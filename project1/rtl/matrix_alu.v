==> flow/design.v <==
module matrix_add_sub #(parameter word_size = 32,  
                            parameter Amatrixrownum = 2,  
                            parameter Amatrixcolnum = 2,  
                            parameter Bmatrixrownum = 2,  
                            parameter Bmatrixcolnum = 2)(  
    input   wire        op,   
    input   wire        [(Amatrixcolnum * Amatrixrownum) * word_size - 1 : 0]A,  
    input   wire        [(Bmatrixcolnum * Bmatrixrownum) * word_size - 1 : 0]B,  
    output  wire        [(Amatrixrownum *Bmatrixcolnum) * word_size - 1 : 0]ASP  
);
    wire    [(word_size-1):0] Amatrix [0:Amatrixrownum - 1][0:Amatrixcolnum - 1];
    wire     [(word_size-1):0] Bmatrix [0:Bmatrixrownum - 1][0:Bmatrixcolnum - 1];
    wire    [(word_size-1):0] add_sub_wire[0:Amatrixrownum - 1][0:Bmatrixcolnum - 1];
genvar x, y;
genvar i, j;
genvar Amatrixrowindex, Amatrixcolindex;
genvar Bmatrixrowindex, Bmatrixcolindex;
generate
    for (Amatrixrowindex = 0; Amatrixrowindex < Amatrixrownum; Amatrixrowindex = Amatrixrowindex + 1) begin
        for (Amatrixcolindex = 0; Amatrixcolindex < Amatrixcolnum; Amatrixcolindex = Amatrixcolindex + 1) begin
                assign Amatrix[Amatrixrowindex][Amatrixcolindex] = A[(Amatrixcolnum * Amatrixrownum) * word_size - 1 - (Amatrixcolnum * Amatrixrowindex + Amatrixcolindex) * word_size : (Amatrixcolnum * Amatrixrownum) * word_size -1 - (Amatrixcolnum * Amatrixrowindex + Amatrixcolindex) * word_size  - (word_size-1)]; 
        end
    end
    for (Bmatrixrowindex = 0; Bmatrixrowindex < Bmatrixrownum; Bmatrixrowindex = Bmatrixrowindex + 1) begin
        for (Bmatrixcolindex = 0; Bmatrixcolindex < Bmatrixcolnum; Bmatrixcolindex = Bmatrixcolindex + 1) begin
                assign Bmatrix[Bmatrixrowindex][Bmatrixcolindex] = B[(Bmatrixcolnum * Bmatrixrownum) * word_size - 1 - (Bmatrixcolnum * Bmatrixrowindex + Bmatrixcolindex) * word_size : (Bmatrixcolnum * Bmatrixrownum) * word_size -1 - (Bmatrixcolnum * Bmatrixrowindex + Bmatrixcolindex) * word_size  - (word_size-1)];   
        end
    end
    for(x=0; x<Amatrixrownum; x=x+1) begin
        for(y=0; y<Amatrixcolnum; y=y+1) begin
            assign add_sub_wire[x][y] = (op == 1'b0) ? Amatrix[x][y] + Bmatrix[x][y] : Amatrix[x][y] - Bmatrix[x][y];
        end
    end
    for(i=0; i<Amatrixrownum; i=i+1)begin
        for(j=0; j<Bmatrixcolnum; j=j+1)begin
                assign ASP[(Amatrixrownum*Bmatrixcolnum*word_size-1)-(Bmatrixcolnum*i+j)*word_size:(Amatrixrownum*Bmatrixcolnum*word_size-1)-(Bmatrixcolnum*i+j) * word_size - (word_size-1)] = add_sub_wire[i][j];
        end
    end
endgenerate
endmodule
module matrix_alu #(parameter word_size = 8,  
                    parameter Amatrixrownum = 2,  
                    parameter Amatrixcolnum = 2,  
                    parameter Bmatrixrownum = 2,  
                    parameter Bmatrixcolnum = 2)(  
input   wire        clk,  
input   wire        resetn,  
input   wire        [(Amatrixcolnum * Amatrixrownum) * word_size - 1 : 0]A,  
input   wire        [(Bmatrixcolnum * Bmatrixrownum) * word_size - 1 : 0]B,  
input   wire        [1:0] op,   
output  wire        [(Amatrixcolnum * Amatrixrownum) * (Bmatrixcolnum * Bmatrixrownum) * word_size - 1 : 0] C  
);
wire    [(Amatrixrownum * Bmatrixcolnum) * word_size - 1 : 0] m_add, m_sub, m_mul;
wire    [(Amatrixcolnum * Amatrixrownum) * (Bmatrixcolnum * Bmatrixrownum) * word_size - 1 : 0] m_kro;
reg     [(Amatrixcolnum * Amatrixrownum) * (Bmatrixcolnum * Bmatrixrownum) * word_size - 1 : 0] C_reg;
always@(posedge clk or negedge resetn)begin
    if(!resetn)begin
        C_reg = 'd0;
    end else begin
        if(op==2'b00) begin
            C_reg = {{(((Amatrixcolnum * Amatrixrownum) * (Bmatrixcolnum * Bmatrixrownum) - 1)* word_size - 1){1'bz}},m_add};
        end else if (op==2'b01) begin
            C_reg = {{(((Amatrixcolnum * Amatrixrownum) * (Bmatrixcolnum * Bmatrixrownum) - 1)* word_size - 1){1'bz}},m_sub};
        end else if (op==2'b10) begin
            C_reg = {{(((Amatrixcolnum * Amatrixrownum) * (Bmatrixcolnum * Bmatrixrownum) - 1)* word_size - 1){1'bz}},m_mul};
        end else if (op==2'b11) begin
            C_reg = m_kro;
        end
    end
end
assign C = C_reg;
matrix_add_sub #(.word_size(word_size),
                 .Amatrixrownum(Amatrixrownum),
                 .Amatrixcolnum(Amatrixcolnum),
                 .Bmatrixrownum(Bmatrixrownum),
                 .Bmatrixcolnum(Bmatrixcolnum))mat_add(
.op(1'b0),                            
.A(A),
.B(B),
.ASP(m_add)
);
matrix_add_sub #(.word_size(word_size),
                 .Amatrixrownum(Amatrixrownum),
                 .Amatrixcolnum(Amatrixcolnum),
                 .Bmatrixrownum(Bmatrixrownum),
                 .Bmatrixcolnum(Bmatrixcolnum))mat_sub(
.op(1'b1),                            
.A(A),
.B(B),
.ASP(m_sub)
);
matrix_mul #(.word_size(word_size),
                 .Amatrixrownum(Amatrixrownum),
                 .Amatrixcolnum(Amatrixcolnum),
                 .Bmatrixrownum(Bmatrixrownum),
                 .Bmatrixcolnum(Bmatrixcolnum))mat_mul(
.A(A),
.B(B),
.MP(m_mul)
);
matrix_kronecker #(.word_size(word_size),
                 .Amatrixrownum(Amatrixrownum),
                 .Amatrixcolnum(Amatrixcolnum),
                 .Bmatrixrownum(Bmatrixrownum),
                 .Bmatrixcolnum(Bmatrixcolnum))mat_kron(
.A(A),
.B(B),
.TP(m_kro)
);                    
endmodule                 
module matrix_kronecker #(parameter word_size = 32,  
                        parameter Amatrixrownum = 2,  
                        parameter Amatrixcolnum = 2,  
                        parameter Bmatrixrownum = 2,   
                        parameter Bmatrixcolnum = 2)(  
    input   wire [(Amatrixcolnum * Amatrixrownum) * word_size - 1 : 0]A,  
    input   wire [(Bmatrixcolnum * Bmatrixrownum) * word_size - 1 : 0]B,  
    output  wire [(Amatrixcolnum * Amatrixrownum) * (Bmatrixcolnum * Bmatrixrownum) * word_size - 1 : 0]TP  
);
    wire    [(word_size-1):0] Amatrix [0:Amatrixrownum - 1][0:Amatrixcolnum - 1];
    wire    [(word_size-1):0] Bmatrix [0:Bmatrixrownum - 1][0:Bmatrixcolnum - 1];
    wire    [(word_size-1):0] tensorproduct[Amatrixrownum * Bmatrixrownum - 1:0][ Bmatrixcolnum * Amatrixcolnum - 1:0];
genvar x, y, z, w;
genvar i, j;
genvar Amatrixrowindex, Amatrixcolindex;
genvar Bmatrixrowindex, Bmatrixcolindex;
generate
    for (Amatrixrowindex = 0; Amatrixrowindex < Amatrixrownum; Amatrixrowindex = Amatrixrowindex + 1) begin
        for (Amatrixcolindex = 0; Amatrixcolindex < Amatrixcolnum; Amatrixcolindex = Amatrixcolindex + 1) begin
                assign Amatrix[Amatrixrowindex][Amatrixcolindex] = A[(Amatrixcolnum * Amatrixrownum) * word_size - 1 - (Amatrixcolnum * Amatrixrowindex + Amatrixcolindex) * word_size : (Amatrixcolnum * Amatrixrownum) * word_size -1 - (Amatrixcolnum * Amatrixrowindex + Amatrixcolindex) * word_size  - (word_size-1)]; 
        end
    end
    for (Bmatrixrowindex = 0; Bmatrixrowindex < Bmatrixrownum; Bmatrixrowindex = Bmatrixrowindex + 1) begin
        for (Bmatrixcolindex = 0; Bmatrixcolindex < Bmatrixcolnum; Bmatrixcolindex = Bmatrixcolindex + 1) begin
                assign Bmatrix[Bmatrixrowindex][Bmatrixcolindex] = B[(Bmatrixcolnum * Bmatrixrownum) * word_size - 1 - (Bmatrixcolnum * Bmatrixrowindex + Bmatrixcolindex) * word_size : (Bmatrixcolnum * Bmatrixrownum) * word_size -1 - (Bmatrixcolnum * Bmatrixrowindex + Bmatrixcolindex) * word_size  - (word_size-1)];   
        end
    end
    for(x=0; x<Amatrixrownum; x=x+1) begin
        for(y=0; y<Amatrixcolnum; y=y+1) begin
            for(z=0; z<Bmatrixrownum; z=z+1) begin
                    for(w=0; w<Bmatrixcolnum; w=w+1)begin
                    assign tensorproduct[x*Bmatrixrownum+z][y*Bmatrixcolnum+w] = Amatrix[x][y] * Bmatrix[z][w]; 
                end
            end
        end
    end
    for(i=0; i<Amatrixrownum*Amatrixcolnum; i=i+1)begin
        for(j=0; j<Bmatrixrownum*Bmatrixcolnum; j=j+1)begin
            assign TP[(Amatrixcolnum * Bmatrixcolnum * Amatrixcolnum * Bmatrixcolnum * word_size - 1) - (((Amatrixcolnum * Bmatrixcolnum) * i) + j) * word_size : (Amatrixcolnum * Bmatrixcolnum * Amatrixcolnum * Bmatrixcolnum * word_size - 1) - (((Amatrixcolnum * Bmatrixcolnum) * i) + j) * word_size  - (word_size-1)] = tensorproduct[i][j];
        end
    end
endgenerate
endmodule
module matrix_mul #(parameter word_size = 32,  
                        parameter Amatrixrownum = 2,  
                        parameter Amatrixcolnum = 2,  
                        parameter Bmatrixrownum = 2,  
                        parameter Bmatrixcolnum = 1)(  
    input   wire        [(Amatrixcolnum * Amatrixrownum) * word_size - 1 : 0]A,  
    input   wire        [(Bmatrixcolnum * Bmatrixrownum) * word_size - 1 : 0]B,  
    output  wire        [(Amatrixrownum * Bmatrixcolnum) * word_size - 1 : 0]MP  
);
    wire    [(word_size-1):0] Amatrix [0:Amatrixrownum - 1][0:Amatrixcolnum - 1];
    wire    [(word_size-1):0] Bmatrix [0:Bmatrixrownum - 1][0:Bmatrixcolnum - 1];
    wire    [(word_size-1):0] matrixproduct_wire[0:Amatrixrownum - 1][0:Bmatrixcolnum - 1];   
genvar i, j;
genvar Amatrixrowindex, Amatrixcolindex;
genvar Bmatrixrowindex, Bmatrixcolindex;
genvar x, y, z, w; 
generate
    for (Amatrixrowindex = 0; Amatrixrowindex < Amatrixrownum; Amatrixrowindex = Amatrixrowindex + 1) begin
        for (Amatrixcolindex = 0; Amatrixcolindex < Amatrixcolnum; Amatrixcolindex = Amatrixcolindex + 1) begin
                assign Amatrix[Amatrixrowindex][Amatrixcolindex] = A[(Amatrixcolnum * Amatrixrownum) * word_size - 1 - (Amatrixcolnum * Amatrixrowindex + Amatrixcolindex) * word_size : (Amatrixcolnum * Amatrixrownum) * word_size -1 - (Amatrixcolnum * Amatrixrowindex + Amatrixcolindex) * word_size  - (word_size-1)]; 
        end
    end
    for (Bmatrixrowindex = 0; Bmatrixrowindex < Bmatrixrownum; Bmatrixrowindex = Bmatrixrowindex + 1) begin
        for (Bmatrixcolindex = 0; Bmatrixcolindex < Bmatrixcolnum; Bmatrixcolindex = Bmatrixcolindex + 1) begin
                assign Bmatrix[Bmatrixrowindex][Bmatrixcolindex] = B[(Bmatrixcolnum * Bmatrixrownum) * word_size - 1 - (Bmatrixcolnum * Bmatrixrowindex + Bmatrixcolindex) * word_size : (Bmatrixcolnum * Bmatrixrownum) * word_size -1 - (Bmatrixcolnum * Bmatrixrowindex + Bmatrixcolindex) * word_size  - (word_size-1)];   
        end
    end
    reg     [word_size-1 : 0] temp_res0 [Amatrixcolnum-1:0][Amatrixrownum*Bmatrixcolnum-1:0];
    wire    [word_size-1 : 0] temp_res1 [Amatrixcolnum-1:0][Amatrixrownum*Bmatrixcolnum-1:0];
    for(x=0; x<Amatrixrownum; x=x+1) begin
        for(w=0; w<Bmatrixcolnum; w=w+1)begin
            for(y=0; y<Amatrixcolnum; y=y+1) begin
                wire    [word_size-1 : 0] temp_res0_w;
                assign temp_res0_w = Amatrix[x][y] * Bmatrix[y][w];
                always@(temp_res0_w) begin
                    temp_res0[y][Bmatrixcolnum*x+w] = temp_res0_w;
                end
            end
            for(z=0; z<Amatrixcolnum-1; z=z+1)begin
                if (z == 0) begin
                    assign temp_res1[0][Bmatrixcolnum*x+w] = temp_res0[0][Bmatrixcolnum*x+w] + temp_res0[1][Bmatrixcolnum*x+w];
                end else begin
                    assign temp_res1[z][Bmatrixcolnum*x+w] = temp_res1[z-1][Bmatrixcolnum*x+w] + temp_res0[z+1][Bmatrixcolnum*x+w];
                end
            end
            assign matrixproduct_wire[x][w] = temp_res1[Amatrixcolnum-2][Bmatrixcolnum*x+w];
        end
    end    
    for(i=0; i<Amatrixrownum; i=i+1)begin
        for(j=0; j<Bmatrixcolnum; j=j+1)begin
                assign MP[(Amatrixrownum*Bmatrixcolnum*word_size-1)-(Bmatrixcolnum*i+j)*word_size:(Amatrixrownum*Bmatrixcolnum*word_size-1)-(Bmatrixcolnum*i+j)*word_size - (word_size-1)] = matrixproduct_wire[i][j];
        end
    end
endgenerate
endmodule
From RTL to reports: matrix_alu --
Tool output for the design above, in the order of the flow. Lines are those of the file above, counted from 1. Not given: -
Design: design top matrix_alu, clock port clk, library sky130hd, corner tt_025C_1v80

Elaborated design --
Yosys after proc, flatten, opt, wreduce and memory -nomap, before mapping. Print and check cells are not counted. Equal cells are merged and count once.
Word-level totals: register bits 128, input port bits 68, cells after elaboration 38
Operators by class: add/sub/neg operators 12, $mul 16, equal/unequal tests 3, mux-type cells 4, reductions and logical operators 2
Operators with widths (number):
- multiplier 8 x 8 -> 8 bit | 16
- 2-to-1 mux 128 bit | 4
- adder 8 bit | 8
- subtractor 8 bit | 4
- equality test 2 bit with constant B | 2
- nonzero test 4 bit | 1
- equality test 2 x 1 -> 1 bit with constant B | 1
- zero test 2 bit | 1

Longest topological paths --
Longest topological path by Yosys (ltp), each cell counted once; first at word level (registers and memories cut), then after technology mapping (sequential cells cut; the memories' decode and read muxes count).
Logic depth: depth after elaboration 5, ABC_AREA 0, mapped depth 21

Synthesis result --
Source: synth_stat.txt of the flow (Yosys; design flattened, memories mapped). It holds for the ABC_AREA given above (unset counts as 0); a run with the other value may have another netlist. The area totals of this step are shown rounded.
Synthesis totals: cell count 2494, synthesis area 21400 sq um, sequential part of the area 3200 sq um, flip-flops 128, buffer cells 110
Cells by type:
- sky130_fd_sc_hd__ha_1 | number 340, area in all 4254.08 sq um
- sky130_fd_sc_hd__fa_1 | number 204, area in all 4.08E+03 sq um
- sky130_fd_sc_hd__dfrtp_1 | number 128, area in all 3.2E+03 sq um
- sky130_fd_sc_hd__xnor2_1 | number 213, area in all 1.87E+03 sq um
- sky130_fd_sc_hd__inv_1 | number 369, area in all 1.39E+03 sq um
- sky130_fd_sc_hd__and2_1 | number 194, area in all 1.21E+03 sq um
- sky130_fd_sc_hd__nand2_1 | number 239, area in all 897.11 sq um
- sky130_fd_sc_hd__nor2_1 | number 222, area in all 833.299 sq um
- sky130_fd_sc_hd__xor2_1 | number 71, area in all 621.846 sq um
- sky130_fd_sc_hd__a21oi_1 | number 97, area in all 485.466 sq um
- sky130_fd_sc_hd__a21o_1 | number 55, area in all 412.896 sq um
- sky130_fd_sc_hd__clkbuf_1 | number 95, area in all 356.592 sq um
- sky130_fd_sc_hd__and3_1 | number 56, area in all 350.336 sq um
- sky130_fd_sc_hd__o21ai_0 | number 50, area in all 250.24 sq um
- sky130_fd_sc_hd__xnor3_1 | number 11, area in all 247.738 sq um
- sky130_fd_sc_hd__nor2b_1 | number 20, area in all 125.12 sq um
- sky130_fd_sc_hd__o21bai_1 | number 13, area in all 97.594 sq um
- sky130_fd_sc_hd__clkinv_1 | number 24, area in all 90.086 sq um
Not listed: further types 24, cells in them 93. The figures by module come from a second, unflattened synthesis with its own total; it is not the netlist above.
Second synthesis, totals: cell total of the unflattened synthesis 3424, area total of the unflattened synthesis 30500 sq um
Rows give one instance, submodules left out.
Modules:
- matrix_kronecker | instances 1, cells 1766, area 14600 sq um, sequential area 0.0 sq um
- matrix_mul | instances 1, cells 910, area 7870 sq um, sequential area 0.0 sq um
- matrix_alu | instances 1, cells 286, area 4680 sq um, sequential area 3200 sq um
- matrix_add_sub | instances 2, cells 231, area 1700 sq um, sequential area 0.0 sq um

Worst setup path after synthesis --
Path of least setup slack by OpenSTA after synthesis, without wires, with an ideal clock, recovery checks aside; 20% of the period is set as input and as output delay. Where synthesis merged equal registers, the netlist keeps one of their names.
Path after synthesis: path type input to register, from input A[1], to register C_reg[7], period 5.34 ns, external input delay 1.068 ns, library setup time 0.130 ns, arrival 5.276 ns, required time 5.210 ns, setup slack -0.065 ns, path delay 4.338 ns, stages 20, synthesis period reached 5.405 ns
"path delay" = arrival - input delay + setup time. "stages" counts driving pins, that of a launching flip-flop among them; a cell with two outputs on the path counts twice. "synthesis period reached" = period - worst setup slack (recovery checks aside). The figure is calculated, with input and output delays left at 20% of the set period. The rows between start and end are the longest chain of elaborated cells between them; the timing report does not say that the signal goes this way. Where chains are equally long, one stands for them. A line is the first line of the expression or statement that the cell stems from. Yosys adds cells for indexed reads and writes and turns some case tables into memories. A register here has more assigning lines than the two given.
On the way, after synthesis: cell sequence sky130_fd_sc_hd__clkbuf_1 > sky130_fd_sc_hd__inv_1 > sky130_fd_sc_hd__clkbuf_1 > sky130_fd_sc_hd__nor2_1 > sky130_fd_sc_hd__ha_1 > sky130_fd_sc_hd__fa_1 > sky130_fd_sc_hd__ha_1 > sky130_fd_sc_hd__inv_1 > sky130_fd_sc_hd__fa_1 > sky130_fd_sc_hd__inv_1 > sky130_fd_sc_hd__fa_1 > sky130_fd_sc_hd__xor2_1 > sky130_fd_sc_hd__ha_1 > sky130_fd_sc_hd__a21o_1 > sky130_fd_sc_hd__a21oi_1 > sky130_fd_sc_hd__o21ai_1 > sky130_fd_sc_hd__xor2_1 > sky130_fd_sc_hd__or3_1 > sky130_fd_sc_hd__nand3_1 > sky130_fd_sc_hd__o31ai_1, cells in the longest elaborated chain 5, elaborated cells between the ends (all ways) 8
RTL lines, path after synthesis:
- start, declared | RTL line 48 | input   wire        [(Amatrixcolnum * Amatrixrownum) * word_size - 1 : 0]A,
- multiplier 8 x 8 -> 8 bit | RTL line 187 | assign temp_res0_w = Amatrix[x][y] * Bmatrix[y][w];
- adder 8 bit | RTL line 194 | assign temp_res1[0][Bmatrixcolnum*x+w] = temp_res0[0][Bmatrixcolnum*x+w] + temp_res0[1][Bmatrixcolnum*x+w];
- 2-to-1 mux 128 bit | RTL line 64 | end else if (op==2'b10) begin
- 2-to-1 mux 128 bit | RTL line 62 | end else if (op==2'b01) begin
- 2-to-1 mux 128 bit | RTL line 60 | if(op==2'b00) begin
- end, assigned | RTL line 61 | C_reg = {{(((Amatrixcolnum * Amatrixrownum) * (Bmatrixcolnum * Bmatrixrownum) - 1)* word_size - 1){1'bz}},m_ad ...
- end, assigned | RTL line 63 | C_reg = {{(((Amatrixcolnum * Amatrixrownum) * (Bmatrixcolnum * Bmatrixrownum) - 1)* word_size - 1){1'bz}},m_su ...
- end, declared | RTL line 55 | reg     [(Amatrixcolnum * Amatrixrownum) * (Bmatrixcolnum * Bmatrixrownum) * word_size - 1 : 0] C_reg;

Worst path after layout --
Path of least setup slack in the final report of run B (OpenROAD, finished layout, wires in). Where an end is a register, its clock arrival counts in the times.
Path post-layout: path type input to register, from input A[17], to register C_reg[29], period 5.62 ns, external input delay 1.12 ns, library setup time 0.17 ns, arrival 5.91 ns, required time 5.94 ns, setup slack 0.03 ns, stages 17
The rows between start and end are the longest chain of elaborated cells between them; the timing report does not say that the signal goes this way. Where chains are equally long, one stands for them. A register here has more assigning lines than the two given.
On the way, post-layout: cell sequence sky130_fd_sc_hd__dlygate4sd2_1 > sky130_fd_sc_hd__buf_6 > sky130_fd_sc_hd__inv_1 > sky130_fd_sc_hd__clkbuf_4 > sky130_fd_sc_hd__nor2_1 > sky130_fd_sc_hd__fa_1 > sky130_fd_sc_hd__fa_1 > sky130_fd_sc_hd__ha_1 > sky130_fd_sc_hd__inv_1 > sky130_fd_sc_hd__fa_1 > sky130_fd_sc_hd__inv_1 > sky130_fd_sc_hd__ha_1 > sky130_fd_sc_hd__xor2_1 > sky130_fd_sc_hd__ha_1 > sky130_fd_sc_hd__xnor2_1 > sky130_fd_sc_hd__o211ai_1 > sky130_fd_sc_hd__o21ai_0, cells in the longest elaborated chain 5, elaborated cells between the ends (all ways) 5
RTL lines, path post-layout:
- start, declared | RTL line 48 | input   wire        [(Amatrixcolnum * Amatrixrownum) * word_size - 1 : 0]A,
- multiplier 8 x 8 -> 8 bit | RTL line 187 | assign temp_res0_w = Amatrix[x][y] * Bmatrix[y][w];
- adder 8 bit | RTL line 194 | assign temp_res1[0][Bmatrixcolnum*x+w] = temp_res0[0][Bmatrixcolnum*x+w] + temp_res0[1][Bmatrixcolnum*x+w];
- 2-to-1 mux 128 bit | RTL line 64 | end else if (op==2'b10) begin
- 2-to-1 mux 128 bit | RTL line 62 | end else if (op==2'b01) begin
- 2-to-1 mux 128 bit | RTL line 60 | if(op==2'b00) begin
- end, assigned | RTL line 61 | C_reg = {{(((Amatrixcolnum * Amatrixrownum) * (Bmatrixcolnum * Bmatrixrownum) - 1)* word_size - 1){1'bz}},m_ad ...
- end, assigned | RTL line 63 | C_reg = {{(((Amatrixcolnum * Amatrixrownum) * (Bmatrixcolnum * Bmatrixrownum) - 1)* word_size - 1){1'bz}},m_su ...
- end, declared | RTL line 55 | reg     [(Amatrixcolnum * Amatrixrownum) * (Bmatrixcolnum * Bmatrixrownum) * word_size - 1 : 0] C_reg;

Subject: matrix_alu on sky130hd, stored results

Hello all,

Settings and measured results of 2 stored flow runs for module matrix_alu (sky130hd), not sorted in any way. The constraints put input and output delay at 20% of the set period each and load the outputs with 0.01 pF.
"clock period reached" means the clock period less the worst setup slack. The figure is calculated, with input and output delays left at 20% of the set period.
"worst setup path time": the worst setup path's part of the clock period (all of it between registers, 20% less for each end at a port) less its slack. A launch clock that arrives late makes it longer, a capture clock that arrives late makes it shorter.
"power consumption" is the tool's figure for a default switching activity; nothing was simulated.
Results are given in rounded form.

* Run A | settings: period_ns 3.6; CORE_UTILIZATION 59; SETUP_SLACK_MARGIN -0.16; PLACE_DENSITY_LB_ADDON 0.28; HOLD_SLACK_MARGIN 0.11; CORE_MARGIN 7; CELL_PAD_IN_SITES_DETAIL_PLACEMENT 1; TNS_END_PERCENT 35; CAP_MARGIN 40; MIN_ROUTING_LAYER met1; SLEW_MARGIN 20 | incomplete, placement halted on DPL-0033
* Run B | settings: period_ns 5.62; CORE_UTILIZATION 40; PLACE_DENSITY_LB_ADDON 0.1; CORE_MARGIN 4; TNS_END_PERCENT 95; ABC_AREA 0; GPL_TIMING_DRIVEN 0; CTS_CLUSTER_SIZE 68; CAP_MARGIN 20; SLEW_MARGIN 20 | results: synthesized cell area 21400 sq um; die outline area 57300 sq um; standard-cell area after routing 25600 sq um; final design utilization 48.6 %; setup slack of the critical path 0.031 ns; final setup TNS 0.000 ns; power consumption 7.98 mW; clock period reached 5.589 ns; worst setup path time 4.47 ns; worst path kind input to register

Thanks
